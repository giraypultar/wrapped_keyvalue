==> flow/design.v <==
module keyvalue_4(
	input sys_rst,
	input [3:0] SEL_i,
	input ADR_IS_KEY_i,
	input DAT_IS_KEY_i,
	input [6:0] ADR_i,
	input [6:0] DAT_i,
	input WE_i,
	input STB_i,
	input CYC_i,
	output reg DUP_o,
	output reg STALL_o,
	output reg ACK_o,
	output reg [6:0] DAT_o,
	output [6:0] LA_o,
	input sys_clk,
	input sys_rst_1
);
reg [6:0] __main___storak0 = 7'd0;
reg [6:0] __main___storak1 = 7'd0;
reg [6:0] __main___storak2 = 7'd0;
reg [6:0] __main___storak3 = 7'd0;
reg [6:0] __main___storak4 = 7'd0;
reg [6:0] __main___storak5 = 7'd0;
reg [6:0] __main___storak6 = 7'd0;
reg [6:0] __main___storak7 = 7'd0;
reg [6:0] __main___storav0 = 7'd0;
reg [6:0] __main___storav1 = 7'd0;
reg [6:0] __main___storav2 = 7'd0;
reg [6:0] __main___storav3 = 7'd0;
reg [6:0] __main___storav4 = 7'd0;
reg [6:0] __main___storav5 = 7'd0;
reg [6:0] __main___storav6 = 7'd0;
reg [6:0] __main___storav7 = 7'd0;
reg [6:0] __main___empty_location = 7'd1;
reg [1:0] convert_state = 2'd3;
reg [1:0] convert_next_state;
reg __main___STALL_o_next_value0;
reg __main___STALL_o_next_value_ce0;
reg [6:0] __main___empty_location_t_next_value;
reg __main___empty_location_t_next_value_ce;
reg __main___ACK_o_f_next_value;
reg __main___ACK_o_f_next_value_ce;
reg [6:0] __main___DAT_o_next_value1;
reg __main___DAT_o_next_value_ce1;
reg __main___DUP_o_next_value2;
reg __main___DUP_o_next_value_ce2;
reg [6:0] convert_next_value0;
reg convert_next_value_ce0;
reg [6:0] convert_next_value1;
reg convert_next_value_ce1;
reg [6:0] convert_t_next_value;
reg convert_t_next_value_ce;
reg [6:0] convert_f_next_value;
reg convert_f_next_value_ce;
reg [6:0] convert_comb_array_muxed;
reg [6:0] convert_sync_array_muxed0 = 7'd0;
reg [6:0] convert_sync_array_muxed1 = 7'd0;
reg [6:0] convert_sync_array_muxed2 = 7'd0;
reg [6:0] convert_sync_array_muxed3 = 7'd0;
reg dummy_s;
initial dummy_s <= 1'd0;
assign LA_o = DAT_o;
reg dummy_d;
always @(*) begin
	convert_next_state <= 2'd0;
	__main___STALL_o_next_value0 <= 1'd0;
	__main___STALL_o_next_value_ce0 <= 1'd0;
	__main___empty_location_t_next_value <= 7'd0;
	__main___empty_location_t_next_value_ce <= 1'd0;
	__main___ACK_o_f_next_value <= 1'd0;
	__main___ACK_o_f_next_value_ce <= 1'd0;
	__main___DAT_o_next_value1 <= 7'd0;
	__main___DAT_o_next_value_ce1 <= 1'd0;
	__main___DUP_o_next_value2 <= 1'd0;
	__main___DUP_o_next_value_ce2 <= 1'd0;
	convert_next_value0 <= 7'd0;
	convert_next_value_ce0 <= 1'd0;
	convert_next_value1 <= 7'd0;
	convert_next_value_ce1 <= 1'd0;
	convert_t_next_value <= 7'd0;
	convert_t_next_value_ce <= 1'd0;
	convert_f_next_value <= 7'd0;
	convert_f_next_value_ce <= 1'd0;
	convert_next_state <= convert_state;
	case (convert_state)
		1'd0: begin
			__main___STALL_o_next_value0 <= 1'd0;
			__main___STALL_o_next_value_ce0 <= 1'd1;
			if ((((STB_i == 1'd1) & (WE_i == 1'd0)) & (ACK_o == 1'd0))) begin
				convert_next_state <= 1'd1;
			end else begin
				if ((((STB_i == 1'd1) & (WE_i == 1'd1)) & (ACK_o == 1'd0))) begin
					convert_next_state <= 2'd2;
					if (ADR_IS_KEY_i) begin
						__main___empty_location_t_next_value <= (__main___empty_location + 1'd1);
						__main___empty_location_t_next_value_ce <= 1'd1;
					end
				end else begin
					__main___ACK_o_f_next_value <= 1'd0;
					__main___ACK_o_f_next_value_ce <= 1'd1;
					convert_next_state <= 1'd0;
				end
			end
		end
		1'd1: begin
			if ((ADR_IS_KEY_i == 1'd1)) begin
				if ((__main___storak1 == ADR_i)) begin
					__main___DAT_o_next_value1 <= __main___storav1;
					__main___DAT_o_next_value_ce1 <= 1'd1;
					__main___ACK_o_f_next_value <= 1'd1;
					__main___ACK_o_f_next_value_ce <= 1'd1;
					convert_next_state <= 1'd0;
				end
			end
			if ((DAT_i > 1'd0)) begin
				if ((__main___storav1 == DAT_i)) begin
					__main___DAT_o_next_value1 <= __main___storak1;
					__main___DAT_o_next_value_ce1 <= 1'd1;
					__main___ACK_o_f_next_value <= 1'd1;
					__main___ACK_o_f_next_value_ce <= 1'd1;
					convert_next_state <= 1'd0;
				end
			end
			if ((ADR_IS_KEY_i == 1'd1)) begin
				if ((__main___storak2 == ADR_i)) begin
					__main___DAT_o_next_value1 <= __main___storav2;
					__main___DAT_o_next_value_ce1 <= 1'd1;
					__main___ACK_o_f_next_value <= 1'd1;
					__main___ACK_o_f_next_value_ce <= 1'd1;
					convert_next_state <= 1'd0;
				end
			end
			if ((DAT_i > 1'd0)) begin
				if ((__main___storav2 == DAT_i)) begin
					__main___DAT_o_next_value1 <= __main___storak2;
					__main___DAT_o_next_value_ce1 <= 1'd1;
					__main___ACK_o_f_next_value <= 1'd1;
					__main___ACK_o_f_next_value_ce <= 1'd1;
					convert_next_state <= 1'd0;
				end
			end
			if ((ADR_IS_KEY_i == 1'd1)) begin
				if ((__main___storak3 == ADR_i)) begin
					__main___DAT_o_next_value1 <= __main___storav3;
					__main___DAT_o_next_value_ce1 <= 1'd1;
					__main___ACK_o_f_next_value <= 1'd1;
					__main___ACK_o_f_next_value_ce <= 1'd1;
					convert_next_state <= 1'd0;
				end
			end
			if ((DAT_i > 1'd0)) begin
				if ((__main___storav3 == DAT_i)) begin
					__main___DAT_o_next_value1 <= __main___storak3;
					__main___DAT_o_next_value_ce1 <= 1'd1;
					__main___ACK_o_f_next_value <= 1'd1;
					__main___ACK_o_f_next_value_ce <= 1'd1;
					convert_next_state <= 1'd0;
				end
			end
			if ((ADR_IS_KEY_i == 1'd1)) begin
				if ((__main___storak4 == ADR_i)) begin
					__main___DAT_o_next_value1 <= __main___storav4;
					__main___DAT_o_next_value_ce1 <= 1'd1;
					__main___ACK_o_f_next_value <= 1'd1;
					__main___ACK_o_f_next_value_ce <= 1'd1;
					convert_next_state <= 1'd0;
				end
			end
			if ((DAT_i > 1'd0)) begin
				if ((__main___storav4 == DAT_i)) begin
					__main___DAT_o_next_value1 <= __main___storak4;
					__main___DAT_o_next_value_ce1 <= 1'd1;
					__main___ACK_o_f_next_value <= 1'd1;
					__main___ACK_o_f_next_value_ce <= 1'd1;
					convert_next_state <= 1'd0;
				end
			end
			if ((ADR_IS_KEY_i == 1'd1)) begin
				if ((__main___storak5 == ADR_i)) begin
					__main___DAT_o_next_value1 <= __main___storav5;
					__main___DAT_o_next_value_ce1 <= 1'd1;
					__main___ACK_o_f_next_value <= 1'd1;
					__main___ACK_o_f_next_value_ce <= 1'd1;
					convert_next_state <= 1'd0;
				end
			end
			if ((DAT_i > 1'd0)) begin
				if ((__main___storav5 == DAT_i)) begin
					__main___DAT_o_next_value1 <= __main___storak5;
					__main___DAT_o_next_value_ce1 <= 1'd1;
					__main___ACK_o_f_next_value <= 1'd1;
					__main___ACK_o_f_next_value_ce <= 1'd1;
					convert_next_state <= 1'd0;
				end
			end
			if ((ADR_IS_KEY_i == 1'd1)) begin
				if ((__main___storak6 == ADR_i)) begin
					__main___DAT_o_next_value1 <= __main___storav6;
					__main___DAT_o_next_value_ce1 <= 1'd1;
					__main___ACK_o_f_next_value <= 1'd1;
					__main___ACK_o_f_next_value_ce <= 1'd1;
					convert_next_state <= 1'd0;
				end
			end
			if ((DAT_i > 1'd0)) begin
				if ((__main___storav6 == DAT_i)) begin
					__main___DAT_o_next_value1 <= __main___storak6;
					__main___DAT_o_next_value_ce1 <= 1'd1;
					__main___ACK_o_f_next_value <= 1'd1;
					__main___ACK_o_f_next_value_ce <= 1'd1;
					convert_next_state <= 1'd0;
				end
			end
			if ((ADR_IS_KEY_i == 1'd1)) begin
				if ((__main___storak7 == ADR_i)) begin
					__main___DAT_o_next_value1 <= __main___storav7;
					__main___DAT_o_next_value_ce1 <= 1'd1;
					__main___ACK_o_f_next_value <= 1'd1;
					__main___ACK_o_f_next_value_ce <= 1'd1;
					convert_next_state <= 1'd0;
				end
			end
			if ((DAT_i > 1'd0)) begin
				if ((__main___storav7 == DAT_i)) begin
					__main___DAT_o_next_value1 <= __main___storak7;
					__main___DAT_o_next_value_ce1 <= 1'd1;
					__main___ACK_o_f_next_value <= 1'd1;
					__main___ACK_o_f_next_value_ce <= 1'd1;
					convert_next_state <= 1'd0;
				end
			end
			if ((ADR_IS_KEY_i == 1'd0)) begin
				if ((ADR_i == 1'd0)) begin
					if ((DAT_i == 1'd0)) begin
						__main___ACK_o_f_next_value <= 1'd1;
						__main___ACK_o_f_next_value_ce <= 1'd1;
						__main___DUP_o_next_value2 <= 1'd1;
						__main___DUP_o_next_value_ce2 <= 1'd1;
						__main___DAT_o_next_value1 <= 1'sd1;
						__main___DAT_o_next_value_ce1 <= 1'd1;
					end
				end else begin
					__main___DAT_o_next_value1 <= convert_comb_array_muxed;
					__main___DAT_o_next_value_ce1 <= 1'd1;
					__main___ACK_o_f_next_value <= 1'd1;
					__main___ACK_o_f_next_value_ce <= 1'd1;
					convert_next_state <= 1'd0;
				end
			end
			if ((sys_rst == 1'd1)) begin
				convert_next_state <= 2'd3;
			end
		end
		2'd2: begin
			if (ADR_IS_KEY_i) begin
				convert_next_value0 <= DAT_i;
				convert_next_value_ce0 <= 1'd1;
				convert_next_value1 <= ADR_i;
				convert_next_value_ce1 <= 1'd1;
				__main___DAT_o_next_value1 <= __main___empty_location;
				__main___DAT_o_next_value_ce1 <= 1'd1;
			end else begin
				if (DAT_IS_KEY_i) begin
					convert_t_next_value <= DAT_i;
					convert_t_next_value_ce <= 1'd1;
					__main___DAT_o_next_value1 <= ADR_i;
					__main___DAT_o_next_value_ce1 <= 1'd1;
				end else begin
					convert_f_next_value <= DAT_i;
					convert_f_next_value_ce <= 1'd1;
					__main___DAT_o_next_value1 <= ADR_i;
					__main___DAT_o_next_value_ce1 <= 1'd1;
				end
			end
			__main___ACK_o_f_next_value <= 1'd1;
			__main___ACK_o_f_next_value_ce <= 1'd1;
			convert_next_state <= 1'd0;
			if ((sys_rst == 1'd1)) begin
				convert_next_state <= 2'd3;
			end else begin
				convert_next_state <= 1'd0;
			end
		end
		default: begin
			convert_next_state <= 1'd0;
		end
	endcase
	dummy_d <= dummy_s;
end
reg dummy_d_1;
always @(*) begin
	convert_comb_array_muxed <= 7'd0;
	case (ADR_i)
		1'd0: begin
			convert_comb_array_muxed <= __main___storav0;
		end
		1'd1: begin
			convert_comb_array_muxed <= __main___storav1;
		end
		2'd2: begin
			convert_comb_array_muxed <= __main___storav2;
		end
		2'd3: begin
			convert_comb_array_muxed <= __main___storav3;
		end
		3'd4: begin
			convert_comb_array_muxed <= __main___storav4;
		end
		3'd5: begin
			convert_comb_array_muxed <= __main___storav5;
		end
		3'd6: begin
			convert_comb_array_muxed <= __main___storav6;
		end
		default: begin
			convert_comb_array_muxed <= __main___storav7;
		end
	endcase
	dummy_d_1 <= dummy_s;
end
always @(posedge sys_clk) begin
	convert_state <= convert_next_state;
	if (__main___STALL_o_next_value_ce0) begin
		STALL_o <= __main___STALL_o_next_value0;
	end
	if (__main___empty_location_t_next_value_ce) begin
		__main___empty_location <= __main___empty_location_t_next_value;
	end
	if (__main___ACK_o_f_next_value_ce) begin
		ACK_o <= __main___ACK_o_f_next_value;
	end
	if (__main___DAT_o_next_value_ce1) begin
		DAT_o <= __main___DAT_o_next_value1;
	end
	if (__main___DUP_o_next_value_ce2) begin
		DUP_o <= __main___DUP_o_next_value2;
	end
	if (convert_next_value_ce0) begin
		convert_sync_array_muxed0 = convert_next_value0;
		case (__main___empty_location)
			1'd0: begin
				__main___storav0 <= convert_sync_array_muxed0;
			end
			1'd1: begin
				__main___storav1 <= convert_sync_array_muxed0;
			end
			2'd2: begin
				__main___storav2 <= convert_sync_array_muxed0;
			end
			2'd3: begin
				__main___storav3 <= convert_sync_array_muxed0;
			end
			3'd4: begin
				__main___storav4 <= convert_sync_array_muxed0;
			end
			3'd5: begin
				__main___storav5 <= convert_sync_array_muxed0;
			end
			3'd6: begin
				__main___storav6 <= convert_sync_array_muxed0;
			end
			default: begin
				__main___storav7 <= convert_sync_array_muxed0;
			end
		endcase
	end
	if (convert_next_value_ce1) begin
		convert_sync_array_muxed1 = convert_next_value1;
		case (__main___empty_location)
			1'd0: begin
				__main___storak0 <= convert_sync_array_muxed1;
			end
			1'd1: begin
				__main___storak1 <= convert_sync_array_muxed1;
			end
			2'd2: begin
				__main___storak2 <= convert_sync_array_muxed1;
			end
			2'd3: begin
				__main___storak3 <= convert_sync_array_muxed1;
			end
			3'd4: begin
				__main___storak4 <= convert_sync_array_muxed1;
			end
			3'd5: begin
				__main___storak5 <= convert_sync_array_muxed1;
			end
			3'd6: begin
				__main___storak6 <= convert_sync_array_muxed1;
			end
			default: begin
				__main___storak7 <= convert_sync_array_muxed1;
			end
		endcase
	end
	if (convert_t_next_value_ce) begin
		convert_sync_array_muxed2 = convert_t_next_value;
		case (ADR_i)
			1'd0: begin
				__main___storak0 <= convert_sync_array_muxed2;
			end
			1'd1: begin
				__main___storak1 <= convert_sync_array_muxed2;
			end
			2'd2: begin
				__main___storak2 <= convert_sync_array_muxed2;
			end
			2'd3: begin
				__main___storak3 <= convert_sync_array_muxed2;
			end
			3'd4: begin
				__main___storak4 <= convert_sync_array_muxed2;
			end
			3'd5: begin
				__main___storak5 <= convert_sync_array_muxed2;
			end
			3'd6: begin
				__main___storak6 <= convert_sync_array_muxed2;
			end
			default: begin
				__main___storak7 <= convert_sync_array_muxed2;
			end
		endcase
	end
	if (convert_f_next_value_ce) begin
		convert_sync_array_muxed3 = convert_f_next_value;
		case (ADR_i)
			1'd0: begin
				__main___storav0 <= convert_sync_array_muxed3;
			end
			1'd1: begin
				__main___storav1 <= convert_sync_array_muxed3;
			end
			2'd2: begin
				__main___storav2 <= convert_sync_array_muxed3;
			end
			2'd3: begin
				__main___storav3 <= convert_sync_array_muxed3;
			end
			3'd4: begin
				__main___storav4 <= convert_sync_array_muxed3;
			end
			3'd5: begin
				__main___storav5 <= convert_sync_array_muxed3;
			end
			3'd6: begin
				__main___storav6 <= convert_sync_array_muxed3;
			end
			default: begin
				__main___storav7 <= convert_sync_array_muxed3;
			end
		endcase
	end
	if (sys_rst_1) begin
		DUP_o <= 1'd0;
		STALL_o <= 1'd0;
		ACK_o <= 1'd0;
		DAT_o <= 7'd0;
		__main___storak0 <= 7'd0;
		__main___storak1 <= 7'd0;
		__main___storak2 <= 7'd0;
		__main___storak3 <= 7'd0;
		__main___storak4 <= 7'd0;
		__main___storak5 <= 7'd0;
		__main___storak6 <= 7'd0;
		__main___storak7 <= 7'd0;
		__main___storav0 <= 7'd0;
		__main___storav1 <= 7'd0;
		__main___storav2 <= 7'd0;
		__main___storav3 <= 7'd0;
		__main___storav4 <= 7'd0;
		__main___storav5 <= 7'd0;
		__main___storav6 <= 7'd0;
		__main___storav7 <= 7'd0;
		__main___empty_location <= 7'd1;
		convert_state <= 2'd3;
	end
end
endmodule
==> Step by step through the tools: keyvalue_4 <==
What the tools print for keyvalue_4, step after step.
Lines are those of the file above, counted from 1.
{ "setup": {"design": "keyvalue_4", "clk_port": "sys_clk", "library": "sky130hd", "lib_corner": "tt_025C_1v80"} }

==> Word-level counts <==
Counts by Yosys on the flattened word-level netlist (proc, flatten, opt, wreduce; memories kept). Register bits leave out memories and registers merged into their read ports (data or address); mux counts leave out enables and synchronous resets folded into registers. Print and check cells are left out. Cells with the same type and inputs are merged into one.
{ "op_classes": {"n_addsub": 1, "cmp": 1, "eq_ne": 28, "mux": 189, "n_logic": 6, "reduce_logical": 6} }
{ "ops": {"columns": ["cell", "n"], "rows": [
  ["7-bit 2-to-1 mux", 102],
  ["7-bit == test", 14],
  ["2-bit 2-to-1 mux", 34],
  ["1-bit 2-to-1 mux", 48],
  ["7-bit by 3-bit == test with 1-bit output with constant B", 6],
  ["7-bit parallel mux with 6-bit select", 1],
  ["7-bit by 2-bit == test with 1-bit output with constant B", 4],
  ["7-bit zero test", 3],
  ["7-bit by 1-bit == test with 1-bit output with constant B", 2],
  ["7-bit OR reduction", 2],
  ["7-bit parallel mux with 2-bit select", 1],
  ["7-bit by 1-bit adder with 7-bit output with constant B", 1],
  ["7-bit by 1-bit greater-than comparator with 1-bit output with constant B", 1],
  ["2-bit parallel mux with 3-bit select", 1],
  ["1-bit AND", 4],
  ["1-bit parallel mux with 3-bit select", 1],
  ["1-bit inverter", 2],
  ["2-bit by 1-bit == test with 1-bit output with constant B", 1],
  ["2-bit == test with constant B", 1],
  ["2-bit zero test", 1],
  ["1-bit parallel mux with 2-bit select", 1]
]} }
{ "word_totals": {"regBits": 116, "in_bits": 26, "out_inout_bits": 17, "wordCells": 250} }

==> Depth <==
Depth = most cells in a row (Yosys ltp): at word level without a register or memory, in the mapped netlist without a sequential cell, where the memories' decode and read muxes count.
{ "logic_depth": {"depth_word": 33, "abc_area": 0, "ltp_mapped": 11, "ltp_nobuf": 9} }

==> Mapped cells and area <==
The flow's flattened synthesis, as Yosys stat reports it; memories are mapped. The netlist is that of the ABC_AREA named above (0 if unset); the other value can give another one.
{ "synth_totals": {"mapped_cells": 944, "yosys_area_um2": 7936.4, "seqArea_um2": 2322.2, "ff_cells": 116, "buffers": 87} }
{ "by_type": {"columns": ["cell_type", "n", "type_area_um2"], "rows": [
  ["sky130_fd_sc_hd__dfxtp_1", 116, 2.32E+03],
  ["sky130_fd_sc_hd__mux2i_1", 103, 1.03E+03],
  ["sky130_fd_sc_hd__xnor2_1", 83, 726.947],
  ["sky130_fd_sc_hd__nor2_1", 124, 465.446],
  ["sky130_fd_sc_hd__a211oi_1", 50, 375.36],
  ["sky130_fd_sc_hd__clkbuf_1", 57, 213.955],
  ["sky130_fd_sc_hd__xor2_1", 21, 183.926],
  ["sky130_fd_sc_hd__nand2_1", 42, 157.651],
  ["sky130_fd_sc_hd__nand4_1", 24, 150.144],
  ["sky130_fd_sc_hd__a21oi_1", 28, 140.134],
  ["sky130_fd_sc_hd__a32o_1", 14, 140.134],
  ["sky130_fd_sc_hd__o221ai_1", 16, 140.134],
  ["sky130_fd_sc_hd__a211o_1", 15, 131.376],
  ["sky130_fd_sc_hd__a221o_1", 12, 120.115],
  ["sky130_fd_sc_hd__nand3_1", 23, 115.11],
  ["sky130_fd_sc_hd__ha_1", 8, 100.096],
  ["sky130_fd_sc_hd__nor3_1", 20, 100.096],
  ["sky130_fd_sc_hd__o22ai_1", 16, 100.096]
]} }
Other cell types: 42; their cells: 172.

==> Worst setup path after synthesis <==
Source: OpenSTA report_checks on the synthesized netlist (no wires, ideal clock, input and output delay 20% of the period each), path of least setup slack; recovery checks are left aside. Register names are those of the netlist, which keeps one name where synthesis merged equal registers.
{ "synth_timing": {"path_type": "input to register", "start": "input port ADR_i[2]", "end": "register DAT_o[1]", "tclk_ns": 3.67, "input_delay_ns": 0.734, "setup_time_ns": 0.117, "launch_ns": 0.734, "arrival_ns": 2.986, "required_time_ns": 3.553, "path_slack_ns": 0.566, "delay_ns": 2.369, "driving_pins": 10, "n_path_buf": 2, "synth_period_reached_ns": 3.104} }
"delay_ns" = arrival - input delay + setup time.
"driving_pins" counts driving pins, that of a launching flip-flop among them; a cell with two outputs on the path counts twice.
"synth_period_reached_ns" = period - worst setup slack (recovery checks aside). The figure is calculated, with input and output delays left at 20% of the set period.
The rows between start and end are the longest chain of elaborated cells between them; the timing report does not say that the signal goes this way. Where chains are equally long, one stands for them.
A line is the first line of the expression or statement that the cell stems from. Yosys adds cells for indexed reads and writes and turns some case tables into memories.
{ "synth_via": {"path_cell_list": "sky130_fd_sc_hd__clkbuf_1 > sky130_fd_sc_hd__buf_2 > sky130_fd_sc_hd__xnor2_1 > sky130_fd_sc_hd__nand4_1 > sky130_fd_sc_hd__nor4_2 > sky130_fd_sc_hd__nor3b_1 > sky130_fd_sc_hd__a221o_1 > sky130_fd_sc_hd__o21ai_0 > sky130_fd_sc_hd__nand4_1 > sky130_fd_sc_hd__a32o_1", "elab_chain_len": 33, "cells_between": 79, "cone_classes": "13 x eq/ne; 65 x mux; 1 x reduce/logical"} }
{ "synth_lines": {"columns": ["element", "line", "source"], "rows": [
  ["start, declared", 6, "input [6:0] ADR_i,"],
  ["7-bit == test", 108, "if ((__main___storak1 == ADR_i)) begin"],
  ["7-bit 2-to-1 mux", 108, null],
  ["7-bit 2-to-1 mux", 107, "if ((ADR_IS_KEY_i == 1'd1)) begin"],
  ["7-bit 2-to-1 mux", 117, "if ((__main___storav1 == DAT_i)) begin"],
  ["7-bit 2-to-1 mux", 116, "if ((DAT_i > 1'd0)) begin"],
  ["7-bit 2-to-1 mux", 126, "if ((__main___storak2 == ADR_i)) begin"],
  ["7-bit 2-to-1 mux", 125, "if ((ADR_IS_KEY_i == 1'd1)) begin"],
  ["[19 not listed]", null, null],
  ["7-bit 2-to-1 mux", 215, "if ((ADR_IS_KEY_i == 1'd1)) begin"],
  ["7-bit 2-to-1 mux", 225, "if ((__main___storav7 == DAT_i)) begin"],
  ["7-bit 2-to-1 mux", 224, "if ((DAT_i > 1'd0)) begin"],
  ["7-bit 2-to-1 mux", 235, "if ((DAT_i == 1'd0)) begin"],
  ["7-bit 2-to-1 mux", 234, "if ((ADR_i == 1'd0)) begin"],
  ["7-bit 2-to-1 mux", 233, "if ((ADR_IS_KEY_i == 1'd0)) begin"],
  ["7-bit parallel mux with 2-bit select", 86, "case (convert_state)"],
  ["end, assigned", 334, "DAT_o <= __main___DAT_o_next_value1;"],
  ["end, assigned", 459, "DAT_o <= 7'd0;"],
  ["end, declared", 14, "output reg [6:0] DAT_o,"]
]} }

==> Timing after layout <==
From the final timing report of entry B: the path of least setup slack in the routed layout; clock arrival at registers is part of the times.
{ "layout_timing": {"path_type": "input to register", "start": "input port DAT_i[3]", "end": "register convert_state[1]", "tclk_ns": 3.03, "input_delay_ns": 0.61, "setup_time_ns": 0.08, "launch_ns": 0.61, "arrival_ns": 3.37, "required_time_ns": 3.38, "path_slack_ns": 0.02, "driving_pins": 9, "n_path_buf": 2} }
The rows between start and end are the longest chain of elaborated cells between them; the timing report does not say that the signal goes this way. Where chains are equally long, one stands for them.
{ "layout_via": {"path_cell_list": "sky130_fd_sc_hd__clkdlybuf4s50_1 > sky130_fd_sc_hd__or4_4 > sky130_fd_sc_hd__or4_1 > sky130_fd_sc_hd__buf_6 > sky130_fd_sc_hd__and2_4 > sky130_fd_sc_hd__or2_4 > sky130_fd_sc_hd__nor4b_4 > sky130_fd_sc_hd__a21oi_1 > sky130_fd_sc_hd__o221ai_1", "elab_chain_len": 31, "cells_between": 38, "cone_classes": "1 x compare; 7 x eq/ne; 30 x mux"} }
{ "layout_lines": {"columns": ["element", "line", "source"], "rows": [
  ["start, declared", 7, "input [6:0] DAT_i,"],
  ["7-bit == test", 117, "if ((__main___storav1 == DAT_i)) begin"],
  ["2-bit 2-to-1 mux", 117, null],
  ["2-bit 2-to-1 mux", 116, "if ((DAT_i > 1'd0)) begin"],
  ["2-bit 2-to-1 mux", 126, "if ((__main___storak2 == ADR_i)) begin"],
  ["2-bit 2-to-1 mux", 125, "if ((ADR_IS_KEY_i == 1'd1)) begin"],
  ["2-bit 2-to-1 mux", 135, "if ((__main___storav2 == DAT_i)) begin"],
  ["2-bit 2-to-1 mux", 134, "if ((DAT_i > 1'd0)) begin"],
  ["[17 not listed]", null, null],
  ["2-bit 2-to-1 mux", 215, "if ((ADR_IS_KEY_i == 1'd1)) begin"],
  ["2-bit 2-to-1 mux", 225, "if ((__main___storav7 == DAT_i)) begin"],
  ["2-bit 2-to-1 mux", 224, "if ((DAT_i > 1'd0)) begin"],
  ["2-bit 2-to-1 mux", 234, "if ((ADR_i == 1'd0)) begin"],
  ["2-bit 2-to-1 mux", 233, "if ((ADR_IS_KEY_i == 1'd0)) begin"],
  ["2-bit 2-to-1 mux", 251, "if ((sys_rst == 1'd1)) begin"],
  ["2-bit parallel mux with 3-bit select", 86, "case (convert_state)"],
  ["end, assigned", 323, "convert_state <= convert_next_state;"],
  ["end, assigned", 477, "convert_state <= 2'd3;"],
  ["end, declared", 36, "reg [1:0] convert_state = 2'd3;"]
]} }

Ticket comment

keyvalue_4 through Yosys and OpenROAD on sky130hd: 2 stored runs, unordered, with their settings and measured results. The constraints put input and output delay at 20% of the set period each and load the outputs with 0.01 pF.
"finish__power__total" rests on the timing tool's default activity at the inputs, not on a simulated workload.

settings of entry A
{
  "period_ns": 2.11,
  "CORE_UTILIZATION": 61,
  "PLACE_DENSITY_LB_ADDON": 0.18,
  "CORE_MARGIN": 3,
  "CELL_PAD_IN_SITES_DETAIL_PLACEMENT": 1,
  "TNS_END_PERCENT": 65,
  "ABC_AREA": 1,
  "CTS_CLUSTER_SIZE": 94,
  "CTS_CLUSTER_DIAMETER": 138,
  "MIN_ROUTING_LAYER": "met1",
  "CAP_MARGIN": 20,
  "SLEW_MARGIN": 20
}
report of entry A: did not finish, place, DPL-0033

settings of entry B
{
  "period_ns": 3.03,
  "CORE_UTILIZATION": 68,
  "PLACE_DENSITY_LB_ADDON": 0.01,
  "GPL_TIMING_DRIVEN": 1,
  "GPL_ROUTABILITY_DRIVEN": 0,
  "CAP_MARGIN": 20,
  "CORE_MARGIN": 2,
  "SLEW_MARGIN": 20
}
report of entry B
yosys chip area after synthesis (um^2): 7936.4
finish__design__die__area: 12550.7
finish__design__instance__area__stdcell: 9714.3
finish__design__instance__utilization: 0.8508
finish__timing__setup__ws: 0.017
finish__timing__setup__tns: 0.000
finish__timing__hold__ws: 0.489
finish__power__total: 4.192e-03
